==> flow/design.v <==
`timescale 1ns / 1ps
module EXSegReg(
    input wire clk,
    input wire en,
    input wire clear,
    input wire [31:0] PCD,
    output reg [31:0] PCE, 
    input wire [31:0] JalNPC,
    output reg [31:0] BrNPC, 
    input wire [31:0] ImmD,
    output reg [31:0] ImmE,
    input wire [4:0] RdD,
    output reg [4:0] RdE,
    input wire [4:0] Rs1D,
    output reg [4:0] Rs1E,
    input wire [4:0] Rs2D,
    output reg [4:0] Rs2E,
    input wire [31:0] RegOut1D,
    output reg [31:0] RegOut1E,
    input wire [31:0] RegOut2D,
    output reg [31:0] RegOut2E,
    input wire JalrD,
    output reg JalrE,
    input wire [2:0] RegWriteD,
    output reg [2:0] RegWriteE,
    input wire MemToRegD,
    output reg MemToRegE,
    input wire [3:0] MemWriteD,
    output reg [3:0] MemWriteE,
    input wire LoadNpcD,
    output reg LoadNpcE,
    input wire [1:0] RegReadD,
    output reg [1:0] RegReadE, 
    input wire [2:0] BranchTypeD,
    output reg [2:0] BranchTypeE,
    input wire [3:0] AluContrlD,
    output reg [3:0] AluContrlE,
    input wire AluSrc1D,
    output reg AluSrc1E,
    input wire [1:0] AluSrc2D,
    output reg [1:0] AluSrc2E,
    input wire csr_wenD,
    output reg csr_wenE,
    input wire csr_immorregD,
    output reg csr_immorregE,
    input wire [31:0] csr_rout_dataD,
    output reg [31:0] csr_rout_dataE,
    input wire [31:0] csr_zimmextD,
    output reg [31:0] csr_zimmextE,
    input wire [5:0] csr_addrD,   
    output reg [5:0] csr_addrE   
    );
    initial begin
        PCE        = 32'b0; 
        BrNPC      = 32'b0; 
        ImmE       = 32'b0;
        RdE        = 32'b0;
        Rs1E       = 5'b0;
        Rs2E       = 5'b0;
        RegOut1E   = 32'b0;
        RegOut2E   = 32'b0;
        JalrE      = 1'b0;
        RegWriteE  = 1'b0;
        MemToRegE  = 1'b0;
        MemWriteE  = 1'b0;
        LoadNpcE   = 1'b0;
        RegReadE   = 2'b00;
        BranchTypeE = 3'b0;
        AluContrlE = 5'b0;
        AluSrc1E   = 1'b0; 
        AluSrc2E   = 2'b0; 
        csr_wenE = 0;
        csr_immorregE = 0;
        csr_rout_dataE = 31'b0;
        csr_zimmextE = 31'b0;
        csr_addrE = 12'b0 ;
    end
    always@(posedge clk) begin
        if(en)
            if(clear)
                begin
                PCE<=32'b0; 
                BrNPC<=32'b0; 
                ImmE<=32'b0;
                RdE<=32'b0;
                Rs1E<=5'b0;
                Rs2E<=5'b0;
                RegOut1E<=32'b0;
                RegOut2E<=32'b0;
                JalrE<=1'b0;
                RegWriteE<=1'b0;
                MemToRegE<=1'b0;
                MemWriteE<=1'b0;
                LoadNpcE<=1'b0;
                RegReadE<=2'b00;
                BranchTypeE = 3'b0;
                AluContrlE<=5'b0;
                AluSrc1E<=1'b0; 
                AluSrc2E<=2'b0; 
                csr_wenE = 0;
                csr_immorregE = 0;  
                csr_rout_dataE = 31'b0; 
                csr_zimmextE = 31'b0;
                csr_addrE = 12'b0 ;                             
            end else begin
                PCE<=PCD; 
                BrNPC<=JalNPC; 
                ImmE<=ImmD;
                RdE<=RdD;
                Rs1E<=Rs1D;
                Rs2E<=Rs2D;
                RegOut1E<=RegOut1D;
                RegOut2E<=RegOut2D;
                JalrE<=JalrD;
                RegWriteE=RegWriteD;
                MemToRegE<=MemToRegD;
                MemWriteE<=MemWriteD;
                LoadNpcE<=LoadNpcD;
                RegReadE<=RegReadD;
                BranchTypeE = BranchTypeD;
                AluContrlE<=AluContrlD;
                AluSrc1E<=AluSrc1D;
                AluSrc2E<=AluSrc2D; 
                csr_wenE = csr_wenD;
                csr_immorregE = csr_immorregD; 
                csr_rout_dataE =csr_rout_dataD;
                csr_zimmextE = csr_zimmextD;    
                csr_addrE = csr_addrD ;   
            end
        end
endmodule
### Reports on EXSegReg

What the tools print for EXSegReg, step after step.
Line numbers count from 1 in the design file above.
Operators carry their Yosys type and port widths (W data, S select, Z words).
Cell names lack the library's common part.
The mark -- stands for no value.

| inputs | value |
|---|---|
| top | EXSegReg |
| clock | clk |
| library | sky130hd |
| timing corner | tt_025C_1v80 |

### Word-level counts

Counts by Yosys on the flattened word-level netlist (proc, flatten, opt, wreduce; memories kept). Register bits leave out memories and registers merged into their read ports (data or address); mux counts leave out enables and synchronous resets folded into registers. Print and check cells are left out. Cells with the same type and inputs are merged into one.

| word-level totals | value |
|---|---|
| input bits | 272 |
| output and inout port bits | 269 |
| flip-flop bits (word level) | 269 |
| cells after elaboration | 23 |

### Logic depth

Longest topological path by Yosys (ltp), each cell counted once; first at word level (registers and memories cut), then after technology mapping (sequential cells cut; the memories' decode and read muxes count).

| depth | value |
|---|---|
| depth in word-level cells | 0 |
| ABC_AREA | 1 |
| gate-level depth with buffers | 4 |

### Netlist

Yosys stat after the flow's synthesis: flattened, memories mapped to cells. It holds for the ABC_AREA given above (unset counts as 0); a run with the other value may have another netlist.

| mapped netlist | value |
|---|---|
| mapped area | 10,397.5 µm² |
| mapped flip-flops | 269 |
| mapped cells | 837 |
| buffer cells | 30 |

Cell types:

| cell | count |
|---|---|
| edfxtp_1 | 269 |
| inv_1 | 269 |
| nor2_1 | 269 |
| buf_6 | 24 |
| buf_2 | 6 |

### Path before layout

Path of least setup slack by OpenSTA after synthesis, without wires, with an ideal clock, recovery checks aside; 20% of the period is set as input and as output delay. Where synthesis merged equal registers, the netlist keeps one of their names.

| path after synthesis | value |
|---|---|
| path type | input-to-reg |
| from | in clear |
| to | reg BrNPC[0] |
| clock period | 0.897 ns |
| stages on the path | 4 |
| arrival time | 0.671 ns |
| required time | 0.645 ns |
| external input delay | 0.179 ns |
| setup slack | -0.026 ns |
| path delay | 0.744 ns |
| synthesis period reached | 0.923 ns |

"path delay" is the arrival time less input delay plus setup time.
"stages on the path": output pins that drive a net of the path, with the launching flip-flop's if there is one; two outputs of one cell count as two.
"synthesis period reached" is the clock period less the worst setup slack; recovery checks do not enter. This is arithmetic on one report: input and output delays are still those of the set period (20% each).

| between the ends, after synthesis | value |
|---|---|
| path through | buf_2 -> buf_6 -> buf_6 -> nor2_1 |
| length of the longest elaborated chain | 0 |

RTL lines, path after synthesis:

| element | RTL line | RTL |
|---|---|---|
| start, declared | 5 | `input wire clear,` |
| end, assigned | 83 | `BrNPC<=32'b0;` |
| end, assigned | 107 | `BrNPC<=JalNPC;` |
| end, declared | 9 | `output reg [31:0] BrNPC,` |

### Timing after layout

From the final timing report of flow run 1: the path of least setup slack in the routed layout; clock arrival at registers is part of the times.

| path post-layout | value |
|---|---|
| path type | reg-to-output |
| from | reg MemWriteE[3] |
| to | out MemWriteE[3] |
| arrival time | 1.22 ns |
| stages on the path | 2 |
| clock period | 0.773 ns |
| required time | 0.62 ns |
| setup slack | -0.61 ns |

| between the ends, post-layout | value |
|---|---|
| path through | edfxtp_1 -> buf_2 |
| length of the longest elaborated chain | 0 |

RTL lines, path post-layout:

| element | RTL line | RTL |
|---|---|---|
| start, declared | 29 | `output reg [3:0] MemWriteE,` |
| start, assigned | 93 | `MemWriteE<=1'b0;` |
| start, assigned | 117 | `MemWriteE<=MemWriteD;` |
| end, declared | 29 |  |

Flow measurements of EXSegReg on sky130hd: 2 stored runs with different settings, listed in no order. Input and output delays are each 20% of the period that was set; the output load is 0.01 pF.
By "achieved clock period" is meant the clock period of the run minus its worst setup slack. This is arithmetic on one report: input and output delays are still those of the set period (20% each).
"allowed time less slack (worst setup path)" means the part of the period allowed to the worst setup path (the constraints hold back 20% at inputs and 20% at outputs) less its slack; where the path has registers, the arrival times of their clocks count too.
By "overall power" is meant OpenSTA's value without simulated activity: inputs other than the clock are taken to toggle once in ten clock periods, and the tool carries that through the logic.
A setting shown as -- is not set for that run.

| stored run | period_ns | CORE_UTILIZATION | SETUP_SLACK_MARGIN | PLACE_DENSITY_LB_ADDON | CORE_MARGIN | CELL_PAD_IN_SITES_GLOBAL_PLACEMENT | TNS_END_PERCENT | ABC_AREA | GPL_ROUTABILITY_DRIVEN | CTS_CLUSTER_SIZE | SLEW_MARGIN | MIN_ROUTING_LAYER | CAP_MARGIN | overall power (W) | overall die area (µm²) | allowed time less slack (worst setup path) (ns) | class of the worst setup path | setup slack of the worst path (ns) | standard-cell area after layout (µm²) | utilization after routing | mapped cell area after synthesis (µm²) | post-route setup TNS (ns) | achieved clock period (ns) | smallest hold slack (ns) |
|---|---|---|---|---|---|---|---|---|---|---|---|---|---|---|---|---|---|---|---|---|---|---|---|---|
| flow run 1 | 0.773 | 21 | 0.11 | 0.03 | 4 | 3 | 60 | 1 | 0 | 14 | 10 | met2 | 20 | 0.03904 | 53,134.9 | 1.22 | reg-to-output | -0.606 | 17,136.4 | 0.35 | 10,397.5 | -117.809 | 1.379 | 0.014 |
| flow run 2 | 1.35 | 40 | -- | -- | 2 | -- | -- | -- | -- | -- | 20 | -- | 20 | 0.021052 | 28,007.7 | 1.17 | reg-to-output | -0.094 | 16,447.0 | 0.629 | 10,674.0 | -0.285 | 1.444 | 0.023 |
